==> flow/design.v <==
module top(
	input 	logic [3:0] s_top,
	output 	logic [2:0] led_top,
	output 	logic [6:0] seg_top
); 
	logic int_osc;
	HSOSC #(.CLKHF_DIV(2'b00))
	hf_osc (.CLKHFPU(1'b1), .CLKHFEN(1'b1), .CLKHF(int_osc));	
	MicroPsLab01 microPsLab01(int_osc, s_top, led_top, seg_top);
endmodule
module MicroPsLab01(
	input 	logic clk,
	input 	logic [3:0] s,
	output 	logic [2:0] led,
	output 	logic [6:0] seg
	);
	logic [6:0] not_seg;
	ButtonLogic 	btnLogic(s,led[1:0]);	
	FlashLED 		flashLedLogic(clk, led[2]);
	DisplayLogic 	displayLogic(s,not_seg);
	assign seg = ~not_seg;
endmodule
module FlashLED(
	input 	logic	clk_FlashLED,
	output 	logic 	led_FlashLED
	);
	logic [31:0] counter = 0;
	always_ff @(posedge clk_FlashLED)
		begin
			counter <= counter + 214;
		end	
	assign led_FlashLED = counter[31];	
endmodule
module ButtonLogic (
	input 	logic [3:0] 	s_ButtonLogic,
	output 	logic [1:0]		led_ButtonLogic
	);
	assign led_ButtonLogic[0]= s_ButtonLogic[0]^ s_ButtonLogic[1];
	assign led_ButtonLogic[1]= s_ButtonLogic[2]& s_ButtonLogic[3];
endmodule
module DisplayLogic(
	input 	logic [3:0] s_DisplayLogic,
	output 	logic [6:0] seg_DisplayLogic
	);
	always_comb
		casez(s_DisplayLogic)
			4'b0000: seg_DisplayLogic = 7'b0111111;
			4'b0001: seg_DisplayLogic = 7'b0000110;
			4'b0010: seg_DisplayLogic = 7'b1011011;
			4'b0011: seg_DisplayLogic = 7'b1001111;
			4'b0100: seg_DisplayLogic = 7'b1100110;
			4'b0101: seg_DisplayLogic = 7'b1101101;
			4'b0110: seg_DisplayLogic = 7'b1111101;
			4'b0111: seg_DisplayLogic = 7'b0000111;
			4'b1000: seg_DisplayLogic = 7'b1111111;
			4'b1001: seg_DisplayLogic = 7'b1100111;
			4'b1010: seg_DisplayLogic = 7'b1110111;
			4'b1011: seg_DisplayLogic = 7'b1111100;
			4'b1100: seg_DisplayLogic = 7'b0111001;	
			4'b1101: seg_DisplayLogic = 7'b1011110;
			4'b1110: seg_DisplayLogic = 7'b1111001;
			4'b1111: seg_DisplayLogic = 7'b1110001;
			default: seg_DisplayLogic = 7'b0000000;
		endcase
endmodule
# --- From RTL to reports: MicroPsLab01 ---
# The steps from the RTL of MicroPsLab01 to its reports follow in flow order.
# Lines are those of the file above, counted from 1.
design:
  top_module: "MicroPsLab01"
  clk_port: "clk"
  library: "sky130hd"
  corner: "tt_025C_1v80"

# --- Word-level counts ---
# Source: Yosys, flattened and elaborated, memories not mapped. Widths are those after wreduce; folded enables and synchronous resets count as part of the registers. Registers that Yosys merges into a memory's read port (data or address) are not register bits. Print and check cells do not count. Equal cells are merged and count once.
# Memory sizes are those after Yosys's memory passes, which may raise the word count (mostly to a power of two), join words into wider ones and drop unused or constant bits.
word_totals:
  ff_bits: 32
  mem_bits_ro: 112
  mem_count: 1
  input_bits: 5
  output_inout_bits: 10
classes:
  addsub: 1
  n_logic: 3
mem_list:
  columns: ["name", "size", "word_bits", "read_ports", "wr", "line", "source"]
  rows:
  - ["(no name shown)", 16, 7, 1, 0, 46, "casez(s_DisplayLogic)"]
op_table:
  columns: ["cell", "n"]
  rows:
  - ["32-bit by 8-bit adder with 32-bit output (second input constant)", 1]
  - ["7-bit NOT", 1]
  - ["1-bit AND", 1]
  - ["1-bit XOR", 1]

# --- Depth ---
# Yosys ltp: most cells in a row. Word level: on the elaborated netlist, between registers, memories and ports. Mapped: between sequential cells and ports; inverters and the memories' decode and read muxes count.
depth:
  depth_word: 1
  ABC_AREA: 1
  mapped_depth: 11

# --- Mapped cells and area ---
# Source: synth_stat.txt of the flow (Yosys; design flattened, memories mapped). It holds for the ABC_AREA given above (unset counts as 0); a run with the other value may have another netlist.
synth_totals:
  cells: 287
  yosys_area_um2: 1908.1
  seq_area_um2: 620.6
  ff_cells: 31
by_type:
  columns: ["cell", "n", "area_total_um2"]
  rows:
  - ["sky130_fd_sc_hd__dfxtp_1", 31, 620.595]
  - ["sky130_fd_sc_hd__nand2_1", 94, 352.838]
  - ["sky130_fd_sc_hd__inv_1", 38, 142.637]
  - ["sky130_fd_sc_hd__nor2_1", 33, 123.869]
  - ["sky130_fd_sc_hd__nand3_1", 19, 95.091]
  - ["sky130_fd_sc_hd__ha_1", 7, 87.584]
  - ["sky130_fd_sc_hd__xor2_1", 9, 78.826]
  - ["sky130_fd_sc_hd__nand2_4", 4, 45.043]
  - ["sky130_fd_sc_hd__nand3b_1", 6, 45.043]
  - ["sky130_fd_sc_hd__o21ai_0", 7, 35.034]
  - ["sky130_fd_sc_hd__xnor2_1", 4, 35.034]
  - ["sky130_fd_sc_hd__nand2_2", 4, 25.024]
  - ["sky130_fd_sc_hd__a32o_1", 2, 20.019]
  - ["sky130_fd_sc_hd__nor2_2", 3, 18.768]
  - ["sky130_fd_sc_hd__a21oi_4", 1, 16.266]
  - ["sky130_fd_sc_hd__xor2_2", 1, 16.266]
  - ["sky130_fd_sc_hd__a21oi_1", 3, 15.014]
  - ["sky130_fd_sc_hd__buf_4", 2, 15.014]
# Not listed: further types 13, cells in them 19.

# --- Timing after synthesis ---
# OpenSTA on the mapped netlist: ideal clock, no wires. The path of least setup slack (recovery checks aside). Input and output delay are each 20% of the period. Register names are those of the netlist, which keeps one name where synthesis merged equal registers.
synth_path:
  path_kind: "input to output"
  from: "input port s[0]"
  to: "output port seg[3]"
  period_ns: 1.82
  in_delay_ns: 0.364
  launch_ns: 0.364
  arrival_ns: 1.194
  t_required_ns: 1.456
  path_slack_ns: 0.262
  path_delay_ns: 0.830
  stages: 5
  path_buffers: 0
  synth_period_reached_ns: 1.558
# "path_delay_ns" is the arrival time less input delay plus setup time.
# A path that ends at an output port has no setup time.
# "stages" counts driving pins, that of a launching flip-flop among them; a cell with two outputs on the path counts twice.
# "synth_period_reached_ns" = period - worst setup slack (recovery checks aside). The figure is calculated, with input and output delays left at 20% of the set period.
# The rows between start and end are the longest chain of elaborated cells between them; the timing report does not say that the signal goes this way. Where chains are equally long, one stands for them.
# Each line given opens the expression or statement behind the cell; cells for indexed reads and writes are added by Yosys, which also makes memories of some case tables.
# The chain passes a memory read, where the word-level depth is cut; so it can be longer than that depth.
synth_between:
  path_cell_list: "sky130_fd_sc_hd__inv_1 > sky130_fd_sc_hd__ha_1 > sky130_fd_sc_hd__nand2_1 > sky130_fd_sc_hd__inv_1 > sky130_fd_sc_hd__o21ai_0"
  elab_chain_len: 2
  cone_cells: 2
  lines_between: 2
  classes_between: "1 x logic; 1 x memory"
synth_rtl:
  columns: ["element", "line", "source"]
  rows:
  - ["start: declaration", 13, "input logic [3:0] s,"]
  - ["memory read 16 x 7 bit", 46, "casez(s_DisplayLogic)"]
  - ["7-bit NOT", 21, "assign seg = ~not_seg;"]
  - ["end: declaration", 15, "output logic [6:0] seg"]
# Nets of the timed path that keep an RTL name, with a line that drives or declares them; the list need not be complete.
synth_nets:
  columns: ["net", "line", "source"]
  rows:
  - ["led[0]", 38, "assign led_ButtonLogic[0]= s_ButtonLogic[0]^ s_ButtonLogic[1];"]

# --- Path in the finished layout ---
# Path of least setup slack in the final report of entry A (OpenROAD, finished layout, wires in). Where an end is a register, its clock arrival counts in the times.
layout_path:
  path_kind: "input to output"
  from: "input port s[1]"
  to: "output port seg[6]"
  period_ns: 2.06
  in_delay_ns: 0.41
  launch_ns: 0.41
  arrival_ns: 1.28
  t_required_ns: 1.65
  path_slack_ns: 0.37
  stages: 5
  path_buffers: 2
# The rows between start and end are the longest chain of elaborated cells between them; the timing report does not say that the signal goes this way. Where chains are equally long, one stands for them.
# The chain passes a memory read, where the word-level depth is cut; so it can be longer than that depth.
layout_between:
  path_cell_list: "sky130_fd_sc_hd__buf_12 > sky130_fd_sc_hd__ha_4 > sky130_fd_sc_hd__or2_4 > sky130_fd_sc_hd__a32o_2 > sky130_fd_sc_hd__buf_6"
  elab_chain_len: 2
  cone_cells: 2
  lines_between: 2
  classes_between: "1 x logic; 1 x memory"
layout_rtl:
  columns: ["element", "line", "source"]
  rows:
  - ["start: declaration", 13, "input logic [3:0] s,"]
  - ["memory read 16 x 7 bit", 46, "casez(s_DisplayLogic)"]
  - ["7-bit NOT", 21, "assign seg = ~not_seg;"]
  - ["end: declaration", 15, "output logic [6:0] seg"]

# MicroPsLab01 through Yosys and OpenROAD on sky130hd: 2 stored runs, unordered, with their settings and measured results. The constraints put input and output delay at 20% of the set period each and load the outputs with 0.01 pF.
# "achieved_period_ns" is the run's clock period less its worst setup slack. It is reckoned from that one timing run; input and output delays stay at 20% of the period that was set.
# "worstPathTime_ns": the worst setup path's part of the clock period (all of it between registers, 20% less for each end at a port) less its slack. A launch clock that arrives late makes it longer, a capture clock that arrives late makes it shorter.
# "design_power_mw" is the tool's figure for a default switching activity; nothing was simulated.
runs:
  - name: "entry A"
    settings:
      period_ns: 2.06
      CORE_UTILIZATION: 67
      SETUP_SLACK_MARGIN: 0.54
      PLACE_DENSITY_LB_ADDON: 0.21
      CELL_PAD_IN_SITES_GLOBAL_PLACEMENT: 0
      TNS_END_PERCENT: 65
      ABC_AREA: 1
      GPL_TIMING_DRIVEN: 0
      GPL_ROUTABILITY_DRIVEN: 0
      MAX_ROUTING_LAYER: "met4"
      CAP_MARGIN: 20
      CORE_MARGIN: 2
      SLEW_MARGIN: 20
    results:
      synthArea_um2: 1908.1
      total_die_area_um2: 3290.7
      finalCellArea_um2: 2243.4
      fin_ws_ns: 0.370
      tns_ns: 0.000
      design_power_mw: 1.074
      achieved_period_ns: 1.690
      worstPathTime_ns: 0.87
      worst_setup_path_type: "input to output"
  - name: "entry B"
    settings:
      period_ns: 1.38
      CORE_UTILIZATION: 50
      PLACE_DENSITY_LB_ADDON: 0.03
      CORE_MARGIN: 10
      ABC_AREA: 1
      GPL_TIMING_DRIVEN: 1
      CTS_CLUSTER_SIZE: 68
      MAX_ROUTING_LAYER: "met4"
      CAP_MARGIN: 20
      SLEW_MARGIN: 20
    results:
      synthArea_um2: 1908.1
      total_die_area_um2: 6687.1
      finalCellArea_um2: 2369.8
      fin_ws_ns: -0.030
      tns_ns: -0.032
      design_power_mw: 1.744
      achieved_period_ns: 1.410
      worstPathTime_ns: 0.86
      worst_setup_path_type: "input to output"
